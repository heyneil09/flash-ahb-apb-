==> flow/design.v <==
module flash_memory (
    input logic clk,
    input logic rst_n,
    input logic [31:0] haddr,
    input logic [31:0] hwdata,
    input logic hwrite,
    input logic hsel,
    input logic hready,
    output logic [31:0] hrdata,
    output logic hresp,
    input logic [31:0] paddr,
    input logic [31:0] pwdata,
    input logic pwrite,
    input logic psel,
    input logic penable,
    output logic [31:0] prdata,
    output logic pready,
    output logic flash_we,
    output logic flash_erase,
    output logic [31:0] flash_addr,
    inout  logic [31:0] flash_data
);
    logic [31:0] flash_mem [0:255];   
    logic [31:0] flash_reg;
    always_ff @(posedge clk or negedge rst_n) begin
        if (!rst_n) begin
            hrdata <= 32'b0;
            hresp  <= 1'b0;
        end else if (hsel && hready) begin
            if (hwrite) begin
                flash_mem[haddr[7:0]] <= hwdata;
            end else begin
                hrdata <= flash_mem[haddr[7:0]];
            end
        end
    end
    always_ff @(posedge clk or negedge rst_n) begin
        if (!rst_n) begin
            prdata <= 32'b0;
            pready <= 1'b0;
        end else if (psel && penable) begin
            if (pwrite) begin
                flash_reg <= pwdata;
            end else begin
                prdata <= flash_reg;
            end
        end
    end
    assign flash_we = pwrite & psel;
    assign flash_erase = (paddr == 32'hFFFF0000) & pwrite;
    assign flash_addr = haddr;
    assign flash_data = (hwrite) ? hwdata : 32'bz;
endmodule
module ahb_apb_bridge (
    input logic clk,
    input logic rst_n,
    input logic [31:0] haddr,
    input logic [31:0] hwdata,
    input logic hwrite,
    input logic hsel,
    input logic hready,
    output logic [31:0] hrdata,
    output logic hresp,
    output logic [31:0] paddr,
    output logic [31:0] pwdata,
    output logic pwrite,
    output logic psel,
    output logic penable,
    input logic [31:0] prdata,
    input logic pready
);
    always_ff @(posedge clk or negedge rst_n) begin
        if (!rst_n) begin
            paddr   <= 32'b0;
            pwdata  <= 32'b0;
            pwrite  <= 1'b0;
            psel    <= 1'b0;
            penable <= 1'b0;
        end else if (hsel && hready) begin
            paddr   <= haddr;
            pwdata  <= hwdata;
            pwrite  <= hwrite;
            psel    <= 1'b1;
            penable <= 1'b1;
        end else begin
            psel    <= 1'b0;
            penable <= 1'b0;
        end
    end
    assign hrdata = prdata;
    assign hresp = 1'b0;  
endmodule
=== From RTL to reports: ahb_apb_bridge ===
The steps from the RTL of ahb_apb_bridge to its reports follow in flow order.
Lines are those of the file above, counted from 1.
Operators carry their Yosys type and port widths (W data, S select, Z words).
Library cell names are shortened.
Not given: -

* Top module: ahb_apb_bridge
* Clock input: clk
* Library: sky130hd
* Library corner: tt_025C_1v80

=== After elaboration ===
Counts by Yosys on the flattened word-level netlist (proc, flatten, opt, wreduce; memories kept). Register bits leave out memories and registers merged into their read ports (data or address); mux counts leave out enables and synchronous resets folded into registers. Print and check cells are left out. Cells with the same type and inputs are merged into one.

* Register bits after elaboration: 66
* Latch bits: 0
* RAM bits: 0
* ROM bits: 0
* Clocked read ports x word width: 0
* Memories: 0
* Cells after elaboration: 6

* Add/subtract/negate cells: 0
* Multipliers: 0
* Divide/modulo/power cells: 0
* $lt $le $gt $ge: 0
* Equal/unequal tests: 0
* Shifts and indexed selects: 0
* Multiplexer cells: 1
* Bitwise operators: 0
* Reduce/logical cells: 1

{| class="wikitable"
|+ Operators by type and width
! cell !! count
|-
| $logic_and A1 B1 Y1 || 1
|-
| $mux W1 || 1
|}

=== Depth ===
Depth = most cells in a row (Yosys ltp): at word level without a register or memory, in the mapped netlist without a sequential cell, where the memories' decode and read muxes count.

* Depth after elaboration: 2
* ABC_AREA: 1
* Mapped depth: 5
* Gate-level depth less buffers: 3

=== Synthesis result ===
Source: synth_stat.txt of the flow (Yosys; design flattened, memories mapped). It holds for the ABC_AREA given above (unset counts as 0); a run with the other value may have another netlist.
The area totals of this step are shown rounded.

* Cells in the netlist: 319
* Cell area after synthesis: 2,840 um^2
* Area of sequential cells: 1,650 um^2
* Flip-flop cells: 66

{| class="wikitable"
|+ Cell types
! cell !! count
|-
| dfrtp_1 || 66
|-
| nand2_1 || 131
|-
| nand3_1 || 65
|-
| buf_4 || 36
|-
| buf_2 || 18
|-
| clkbuf_1 || 1
|-
| conb_1 || 1
|-
| inv_2 || 1
|}

=== Worst setup path after synthesis ===
Path of least setup slack by OpenSTA after synthesis, without wires, with an ideal clock, recovery checks aside; 20% of the period is set as input and as output delay. Where synthesis merged equal registers, the netlist keeps one of their names.

* Path kind: input port to flip-flop
* From: input hsel
* To: register paddr[20]
* Clock period: 1,420 ps
* Launch time at the first pin: 284 ps
* Data arrival time: 753 ps
* Required time: 1,303 ps
* Path slack: 550 ps
* Path delay: 586 ps
* Stages on the path: 5
* Buffers on the path: 2
* Synthesis period reached: 870 ps

"path delay" is the arrival time less input delay plus setup time.
"stages on the path": output pins that drive a net of the path, with the launching flip-flop's if there is one; two outputs of one cell count as two.
"synthesis period reached" is the clock period less the worst setup slack; recovery checks do not enter. This is arithmetic on one report: input and output delays are still those of the set period (20% each).
Between the ends stands the longest chain of elaborated cells between them, by number of cells; it is not shown to be the way that was timed. Of several equally long chains one is given.
Each line given opens the expression or statement behind the cell; cells for indexed reads and writes are added by Yosys, which also makes memories of some case tables.

* Cells stage by stage: nand2_1 > buf_4 > buf_2 > nand2_1 > nand2_1
* Cells in the longest elaborated chain: 1
* Elaborated cells between the ends (all ways): 1

{| class="wikitable"
|+ RTL lines, path post-synthesis
! item !! line !! source
|-
| from (decl) || 60 || <nowiki>input logic hsel,</nowiki>
|-
| $logic_and A1 B1 Y1 || 79 || <nowiki>end else if (hsel && hready) begin</nowiki>
|-
| to (assign) || 74 || <nowiki>paddr   <= 32'b0;</nowiki>
|-
| to (assign) || 80 || <nowiki>paddr   <= haddr;</nowiki>
|-
| to (decl) || 64 || <nowiki>output logic [31:0] paddr,</nowiki>
|}

=== Timing after layout ===
From the final timing report of flow run A: the path of least setup slack in the routed layout; clock arrival at registers is part of the times.
The path's times are printed in steps of 10 ps; the period is the one set.

* Path kind: flip-flop to output port
* From: register pwdata[14]
* To: output pwdata[14]
* Clock period: 1,500 ps
* Output delay: 300 ps
* Launch time at the first pin: 320 ps
* Data arrival time: 1,020 ps
* Required time: 1,200 ps
* Path slack: 180 ps
* Stages on the path: 2
* Buffers on the path: 1

* Cells stage by stage: dfrtp_1 > dlygate4sd2_1
* Cells in the longest elaborated chain: 0
* Elaborated cells between the ends (all ways): 0

{| class="wikitable"
|+ RTL lines, path after layout
! item !! line !! source
|-
| from (decl) || 65 || <nowiki>output logic [31:0] pwdata,</nowiki>
|-
| from (assign) || 75 || <nowiki>pwdata  <= 32'b0;</nowiki>
|-
| from (assign) || 81 || <nowiki>pwdata  <= hwdata;</nowiki>
|-
| to (decl) || 65 ||
|}

Hand-over note for ahb_apb_bridge

Measured results for ahb_apb_bridge: 2 stored runs of the Yosys and OpenROAD flow on sky130hd. The settings differ; the order carries no meaning. The constraints put input and output delay at 20% of the set period each and load the outputs with 0.01 pF.
"achieved clock period" = clock period - worst setup slack. The figure is calculated, with input and output delays left at 20% of the set period.
"worst setup path time" = time allowed to the worst setup path (clock period - input delay - output delay, where it has them) - its slack; a late launch clock adds to it, a late capture clock takes from it.
"power": no workload was simulated; the value follows from the tool's default switching activity.
"worst setup path time" is given in steps of 10 ps.
Values from the reports are rounded here.

Flow run A
==> flow/run.sh <==
#!/bin/bash
# the make line also repeats the synthesis and layout settings of config.mk as NAME=value (left out here)
make -C /OpenROAD-flow-scripts/flow DESIGN_CONFIG=/design/flow/config.mk WORK_HOME=/design/flow/orfs CLKGATE_MAP_FILE= finish
==> flow/config.mk <==
export PLATFORM = sky130hd
export DESIGN_NAME = ahb_apb_bridge
export DESIGN_NICKNAME = ahb_apb_bridge
export VERILOG_FILES = /design/flow/design.v
export SDC_FILE = /design/flow/constraint.sdc
export NUM_CORES = 4
export LEC_CHECK = 0
export ABC_AREA = 1
export CAP_MARGIN = 20
export CELL_PAD_IN_SITES_DETAIL_PLACEMENT = 1
export CELL_PAD_IN_SITES_GLOBAL_PLACEMENT = 1
export CORE_MARGIN = 2
export CORE_UTILIZATION = 38
export CTS_CLUSTER_DIAMETER = 204
export CTS_CLUSTER_SIZE = 57
export GPL_ROUTABILITY_DRIVEN = 0
export PLACE_DENSITY = 0.58
export SLEW_MARGIN = 20
==> flow/constraint.sdc <==
create_clock -name core_clock -period 1.5 [get_ports {clk}]
set_input_delay 0.3000 -clock core_clock [delete_from_list [all_inputs] [get_ports {clk}]]
set_output_delay 0.3000 -clock core_clock [all_outputs]
set_load 0.01 [all_outputs]

==> results of flow run A <==
chip area after synthesis (Yosys): 2,840 um^2
die area: 8,180 um^2
standard-cell area of the final layout: 4,150 um^2
utilization: 0.572
worst setup slack after layout: 184 ps
total negative slack: 0 ps
worst hold slack: 427 ps
power: 0.00452 W
achieved clock period: 1,316 ps
worst setup path time: 1,020 ps
worst setup path kind: flip-flop to output port

Flow run B
==> flow/run.sh <==
#!/bin/bash
# the make line also repeats the synthesis and layout settings of config.mk as NAME=value (left out here)
make -C /OpenROAD-flow-scripts/flow DESIGN_CONFIG=/design/flow/config.mk WORK_HOME=/design/flow/orfs CLKGATE_MAP_FILE= finish
==> flow/config.mk <==
export PLATFORM = sky130hd
export DESIGN_NAME = ahb_apb_bridge
export DESIGN_NICKNAME = ahb_apb_bridge
export VERILOG_FILES = /design/flow/design.v
export SDC_FILE = /design/flow/constraint.sdc
export NUM_CORES = 4
export LEC_CHECK = 0
export ABC_AREA = 0
export CAP_MARGIN = 20
export CORE_MARGIN = 2
export CORE_UTILIZATION = 15
export GPL_ROUTABILITY_DRIVEN = 1
export GPL_TIMING_DRIVEN = 1
export SLEW_MARGIN = 20
==> flow/constraint.sdc <==
create_clock -name core_clock -period 1.44 [get_ports {clk}]
set_input_delay 0.2880 -clock core_clock [delete_from_list [all_inputs] [get_ports {clk}]]
set_output_delay 0.2880 -clock core_clock [all_outputs]
set_load 0.01 [all_outputs]

==> results of flow run B <==
chip area after synthesis (Yosys): 2,900 um^2
die area: 20,500 um^2
standard-cell area of the final layout: 4,540 um^2
utilization: 0.241
worst setup slack after layout: 117 ps
total negative slack: 0 ps
worst hold slack: 498 ps
power: 0.0058 W
achieved clock period: 1,323 ps
worst setup path time: 1,030 ps
worst setup path kind: flip-flop to output port

End of note.
